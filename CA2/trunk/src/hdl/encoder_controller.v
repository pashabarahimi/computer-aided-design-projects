==> flow/design.v <==
module EncoderController (clk, rst, start, sliceCntCo, cycleCntCo, colReady, colPutInput, colOutReady,
                          rotReady, rotPutInput, rotOutReady, perReady, perPutInput, revReady,
                          revPutInput, revOutReady, addReady, addPutInput,
                          ready, putInput, outReady, sliceCntClr, cycleCntClr, sliceCntEn, cycleCntEn,
                          memRead, memWrite, memSrc, colStart, rotStart, perStart, revStart, addStart);
    localparam Idle       = 6'd00, Init      = 6'd01, Load       = 6'd02, ColReady   = 6'd03, StartCol   = 6'd04,
               WaitInCol  = 6'd05, InputCol  = 6'd06, WaitOutCol = 6'd07, ResCol     = 6'd08, RotReady   = 6'd09,
               StartRot   = 6'd10, WaitInRot = 6'd11, InputRot   = 6'd12, WaitOutRot = 6'd13, ResRot     = 6'd14,
               PerReady   = 6'd15, StartPer  = 6'd16, WaitInPer  = 6'd17, InputPer   = 6'd18, WaitOutPer = 6'd19,
               ResPer     = 6'd20, RevReady  = 6'd21, StartRev   = 6'd22, WaitInRev  = 6'd23, InputRev   = 6'd24,
               WaitOutRev = 6'd25, ResRev    = 6'd26, AddReady   = 6'd27, StartAdd   = 6'd28, WaitInAdd  = 6'd29,
               InputAdd   = 6'd30, ResAdd    = 6'd31, CycleCnt   = 6'd32, Inform     = 6'd33, Result     = 6'd34;
    input clk, rst, start, sliceCntCo, cycleCntCo, colReady, colPutInput, colOutReady, rotReady,
          rotPutInput, rotOutReady, perReady, perPutInput, revReady, revPutInput, revOutReady,
          addReady, addPutInput;
    output reg ready, putInput, outReady, sliceCntClr, cycleCntClr, sliceCntEn, cycleCntEn, memRead,
               memWrite, colStart, rotStart, perStart, revStart, addStart;
    output reg [2:0] memSrc;
    reg [5:0] pstate, nstate;
    always @(pstate or start or sliceCntCo or cycleCntCo or colReady or colPutInput or
             colOutReady or rotReady or rotPutInput or rotOutReady or perReady or perPutInput or
             revReady or revPutInput or revOutReady or addReady or addPutInput) begin
        nstate = Idle;
        case (pstate)
            Idle       : nstate = start ? Init : Idle;
            Init       : nstate = Load;
            Load       : nstate = sliceCntCo ? ColReady : Load;
            ColReady   : nstate = colReady ? StartCol : ColReady;
            StartCol   : nstate = colReady ? StartCol : WaitInCol;
            WaitInCol  : nstate = colPutInput ? InputCol : WaitInCol;
            InputCol   : nstate = sliceCntCo ? WaitOutCol : WaitInCol;
            WaitOutCol : nstate = colOutReady ? ResCol : WaitOutCol;
            ResCol     : nstate = sliceCntCo ? RotReady : ResCol;
            RotReady   : nstate = rotReady ? StartRot : RotReady;
            StartRot   : nstate = WaitInRot;
            WaitInRot  : nstate = rotPutInput ? InputRot : WaitInRot;
            InputRot   : nstate = sliceCntCo ? WaitOutRot : InputRot;
            WaitOutRot : nstate = rotOutReady ? ResRot : WaitOutRot;
            ResRot     : nstate = sliceCntCo ? PerReady : ResRot;
            PerReady   : nstate = perReady ? StartPer : PerReady;
            StartPer   : nstate = WaitInPer;
            WaitInPer  : nstate = perPutInput ? InputPer : WaitInPer;
            InputPer   : nstate = WaitOutPer;
            WaitOutPer : nstate = ResPer;
            ResPer     : nstate = sliceCntCo ? RevReady : InputPer;
            RevReady   : nstate = revReady ? StartRev : RevReady;
            StartRev   : nstate = WaitInRev;
            WaitInRev  : nstate = revPutInput ? InputRev : WaitInRev;
            InputRev   : nstate = WaitOutRev;
            WaitOutRev : nstate = revOutReady ? ResRev : WaitOutRev;
            ResRev     : nstate = sliceCntCo ? AddReady : StartRev;
            AddReady   : nstate = addReady ? StartAdd : AddReady;
            StartAdd   : nstate = WaitInAdd;
            WaitInAdd  : nstate = addPutInput ? InputAdd : WaitInAdd;
            InputAdd   : nstate = ResAdd;
            ResAdd     : nstate = sliceCntCo ? CycleCnt : InputAdd;
            CycleCnt   : nstate = cycleCntCo ? Inform : ColReady;
            Inform     : nstate = Result;
            Result     : nstate = sliceCntCo ? Idle : Result;
            default:;
        endcase
    end
    always @(pstate) begin
        {ready, putInput, outReady, sliceCntClr, cycleCntClr, sliceCntEn, cycleCntEn} = 7'd0;
        {memRead, memWrite, colStart, rotStart, perStart, revStart, addStart} = 7'd0;
        memSrc = 3'd0;
        case (pstate)
            Idle       : ready = 1'b1;
            Init       : {sliceCntClr, cycleCntClr, putInput} = 3'b111;
            Load       : begin {memWrite, sliceCntEn} = 2'b11; memSrc = 3'd0; end
            ColReady   : sliceCntClr = 1'b1;
            StartCol   : colStart = 1'b1;
            WaitInCol  : ;
            InputCol   : {memRead, sliceCntEn} = 2'b11;
            WaitOutCol : sliceCntClr = 1'b1;
            ResCol     : begin {sliceCntEn, memWrite} = 2'b11; memSrc = 3'd1; end
            RotReady   : ;
            StartRot   : {rotStart, sliceCntClr} = 2'b11;
            WaitInRot  : ;
            InputRot   : {memRead, sliceCntEn} = 2'b11;
            WaitOutRot : sliceCntClr = 1'b1;
            ResRot     : begin {sliceCntEn, memWrite} = 2'b11; memSrc = 3'd2; end
            PerReady   : ;
            StartPer   : {perStart, sliceCntClr} = 2'b11;
            WaitInPer  : ;
            InputPer   : memRead = 1'b1;
            WaitOutPer : ;
            ResPer     : begin {memWrite, sliceCntEn} = 2'b11; memSrc = 3'd3; end
            RevReady   : sliceCntClr = 1'b1;
            StartRev   : revStart = 1'b1;
            WaitInRev  : ;
            InputRev   : memRead = 1'b1;
            WaitOutRev : ;
            ResRev     : begin {memWrite, sliceCntEn} = 2'b11; memSrc = 3'd4; end
            AddReady   : ;
            StartAdd   : {addStart, sliceCntClr} = 2'b11;
            WaitInAdd  : ;
            InputAdd   : memRead = 1'b1;
            ResAdd     : begin {memWrite, sliceCntEn} = 2'b11; memSrc = 3'd5; end
            CycleCnt   : cycleCntEn = 1'b1;
            Inform     : {sliceCntClr, outReady} = 2'b11;
            Result     : {memRead, sliceCntEn} = 2'b11;
            default:;
        endcase
    end
    always @(posedge clk or posedge rst) begin
        if (rst)
            pstate <= Idle;
        else
            pstate <= nstate;
    end
endmodule
Tool chain data of EncoderController
Tool output for the design above, in the order of the flow.
Lines are those of the file above, counted from 1.
Operators carry their Yosys type and port widths (W data, S select, Z words).
The mark - stands for no value.

set-up
  design top = EncoderController
  clock port = clk
  standard-cell library = sky130hd
  library corner = tt_025C_1v80

Elaborated design
Source: Yosys, flattened and elaborated, memories not mapped. Widths are those after wreduce; folded enables and synchronous resets count as part of the registers. Registers that Yosys merges into a memory's read port (data or address) are not register bits. Print and check cells do not count.
Yosys's memory passes give these memory sizes; they may raise the number of words (mostly to a power of two), join words into wider ones and drop unused or constant bits.

operators by class
  muxes and demuxes = 26
  equality and inequality tests = 34
  reduce/logical cells = 1

operators with widths
  kind                  count
  $pmux W6 S35          1
  $eq A6 B5 Y1 const B  16
  $eq A6 B4 Y1 const B  8
  $eq A6 B3 Y1 const B  4
  $eq A6 B6 Y1 const B  3
  $mux W6               3
  $mux W2               8
  $eq A6 B2 Y1 const B  2
  $mux W4               3
  $mux W3               4
  $eq A6 B1 Y1 const B  1
  $logic_not A6 Y1      1
  $mux W1               6
  $mux W5               1

storage and ports
  elaborated cells = 63
  bits in read-only memories = 1088
  output and inout bits = 17
  memory cells = 1
  flip-flop bits (word level) = 6

memories
  name             depth  bits a word  read ports  write ports  line  source
  (no name shown)  64     17           1           0            67    case (pstate)

Logic depth
Longest topological path by Yosys (ltp), each cell counted once; first at word level (registers and memories cut), then after technology mapping (sequential cells cut; the memories' decode and read muxes count).

logic depth
  word-level depth = 2
  ABC_AREA = 1
  mapped depth = 10

Mapped cells and area
Source: synth_stat.txt of the flow (Yosys; design flattened, memories mapped). It holds for the ABC_AREA given above (unset counts as 0); a run with the other value may have another netlist.

synthesis totals
  sequential part of the area = 150.1 sq um
  flip-flops = 6
  chip area (Yosys) = 1247.4 sq um
  mapped cells = 249

cell types
  cell                        count
  sky130_fd_sc_hd__nand2_1    70
  sky130_fd_sc_hd__nand3_1    48
  sky130_fd_sc_hd__inv_1      44
  sky130_fd_sc_hd__dfrtp_1    6
  sky130_fd_sc_hd__nor2_1     34
  sky130_fd_sc_hd__nor2_4     4
  sky130_fd_sc_hd__nand4_1    6
  sky130_fd_sc_hd__nor2_2     6
  sky130_fd_sc_hd__buf_2      6
  sky130_fd_sc_hd__o21ai_0    4
  sky130_fd_sc_hd__nand2_2    3
  sky130_fd_sc_hd__nand3b_1   2
  sky130_fd_sc_hd__nor3_1     3
  sky130_fd_sc_hd__o31ai_1    2
  sky130_fd_sc_hd__nand3_2    1
  sky130_fd_sc_hd__o2111ai_1  1
  sky130_fd_sc_hd__buf_4      1
  sky130_fd_sc_hd__inv_2      2

Not listed: further types 6, cells in them 6.

Path before layout
Path of least setup slack by OpenSTA after synthesis, without wires, with an ideal clock, recovery checks aside; 20% of the period is set as input and as output delay. Where synthesis merged equal registers, the netlist keeps one of their names.

path post-synthesis
  path kind = register -> output
  from = reg pstate[5]
  to = out memSrc[1]
  period = 1.86 ns
  setup slack = 0.229 ns
  time at the first pin = 0.000 ns
  stages = 6
  delay of the path = 1.259 ns
  required time = 1.488 ns
  arrival = 1.259 ns
  external output delay = 0.372 ns
  synthesis period reached = 1.631 ns

"delay of the path" = arrival - input delay + setup time.
At an output port there is no setup time.
"stages": output pins that drive a net of the path, with the launching flip-flop's if there is one; two outputs of one cell count as two.
"synthesis period reached" = period - worst setup slack (recovery checks aside). The figure is calculated, with input and output delays left at 20% of the set period.
Between the ends stands the longest chain of elaborated cells between them, by number of cells; it is not shown to be the way that was timed. Of several equally long chains one is given.
Each line given opens the expression or statement behind the cell; cells for indexed reads and writes are added by Yosys, which also makes memories of some case tables.
The chain passes a memory read, where the word-level depth is cut; so it can be longer than that depth.

on the way, post-synthesis
  cells stage by stage = sky130_fd_sc_hd__dfrtp_1 > sky130_fd_sc_hd__nor2_1 > sky130_fd_sc_hd__buf_2 > sky130_fd_sc_hd__buf_2 > sky130_fd_sc_hd__inv_1 > sky130_fd_sc_hd__o31ai_1
  length of the longest elaborated chain = 1
  elaborated cells on any way between the ends = 1
  RTL lines with such cells = 1
  those cells by class = memory: 1

RTL lines, path post-synthesis
  item             line  source
  from (decl)      19    reg [5:0] pstate, nstate;
  from (assign)    108   pstate <= Idle;
  from (assign)    110   pstate <= nstate;
  $mem_v2 Z64 W17  67    case (pstate)
  to (decl)        18    output reg [2:0] memSrc;

Worst path after layout
Path of least setup slack in the final report of run A (OpenROAD, finished layout, wires in). Where an end is a register, its clock arrival counts in the times.

path after layout
  path kind = register -> output
  from = reg pstate[0]
  to = out sliceCntClr
  setup slack = 0.34 ns
  arrival = 2.33 ns
  stages = 8
  time at the first pin = 0.22 ns
  required time = 2.66 ns
  period = 3.33 ns
  external output delay = 0.67 ns

Between the ends stands the longest chain of elaborated cells between them, by number of cells; it is not shown to be the way that was timed. Of several equally long chains one is given.
The chain passes a memory read, where the word-level depth is cut; so it can be longer than that depth.

on the way, after layout
  cells stage by stage = sky130_fd_sc_hd__dfrtp_1 > sky130_fd_sc_hd__nand2_2 > sky130_fd_sc_hd__nor2_1 > sky130_fd_sc_hd__nand2_1 > sky130_fd_sc_hd__nand2_1 > sky130_fd_sc_hd__inv_1 > sky130_fd_sc_hd__nand4_1 > sky130_fd_sc_hd__clkdlybuf4s50_1
  length of the longest elaborated chain = 1
  elaborated cells on any way between the ends = 1
  RTL lines with such cells = 1
  those cells by class = memory: 1

RTL lines, path after layout
  item             line  source
  from (decl)      19    reg [5:0] pstate, nstate;
  from (assign)    108   pstate <= Idle;
  from (assign)    110   pstate <= nstate;
  $mem_v2 Z64 W17  67    case (pstate)
  to (decl)        16    output reg ready, putInput, outReady, sliceCntClr, cycleCntClr, sliceCntEn, cycleCntEn, memRead,

Data sheet: physical implementation of EncoderController

Settings and measured results of 2 stored flow runs for module EncoderController (sky130hd), not sorted in any way. The constraints put input and output delay at 20% of the set period each and load the outputs with 0.01 pF.
"period achieved" is the run's clock period less its worst setup slack. It is reckoned from that one timing run; input and output delays stay at 20% of the period that was set.
By "total power of the final layout" is meant OpenSTA's value without simulated activity: inputs other than the clock are taken to toggle once in ten clock periods, and the tool carries that through the logic.
Among the settings, n/a means not set for that run.
Among the results, n/a means that no value is shown for the run.

setting or result                        run A   run B
period_ns                                3.33    2.81
CORE_UTILIZATION                         17      58
PLACE_DENSITY_LB_ADDON                   0.01    0.17
CORE_ASPECT_RATIO                        1.5     n/a
CELL_PAD_IN_SITES_GLOBAL_PLACEMENT       1       2
CELL_PAD_IN_SITES_DETAIL_PLACEMENT       1       n/a
ABC_AREA                                 1       0
CAP_MARGIN                               25      20
CORE_MARGIN                              2       2
SLEW_MARGIN                              20      20
SETUP_SLACK_MARGIN                       n/a     -0.21
area of the synthesized netlist (sq um)  1247.4  n/a
die outline area (sq um)                 8053.2  n/a
standard-cell area after layout (sq um)  1760.4  n/a
setup slack of the worst path (ns)       0.338   n/a
post-route setup TNS (ns)                0.000   n/a
total power of the final layout (uW)     1191    n/a
period achieved (ns)                     2.992   n/a

Run B: stopped before the end: placement reported FLW-0024
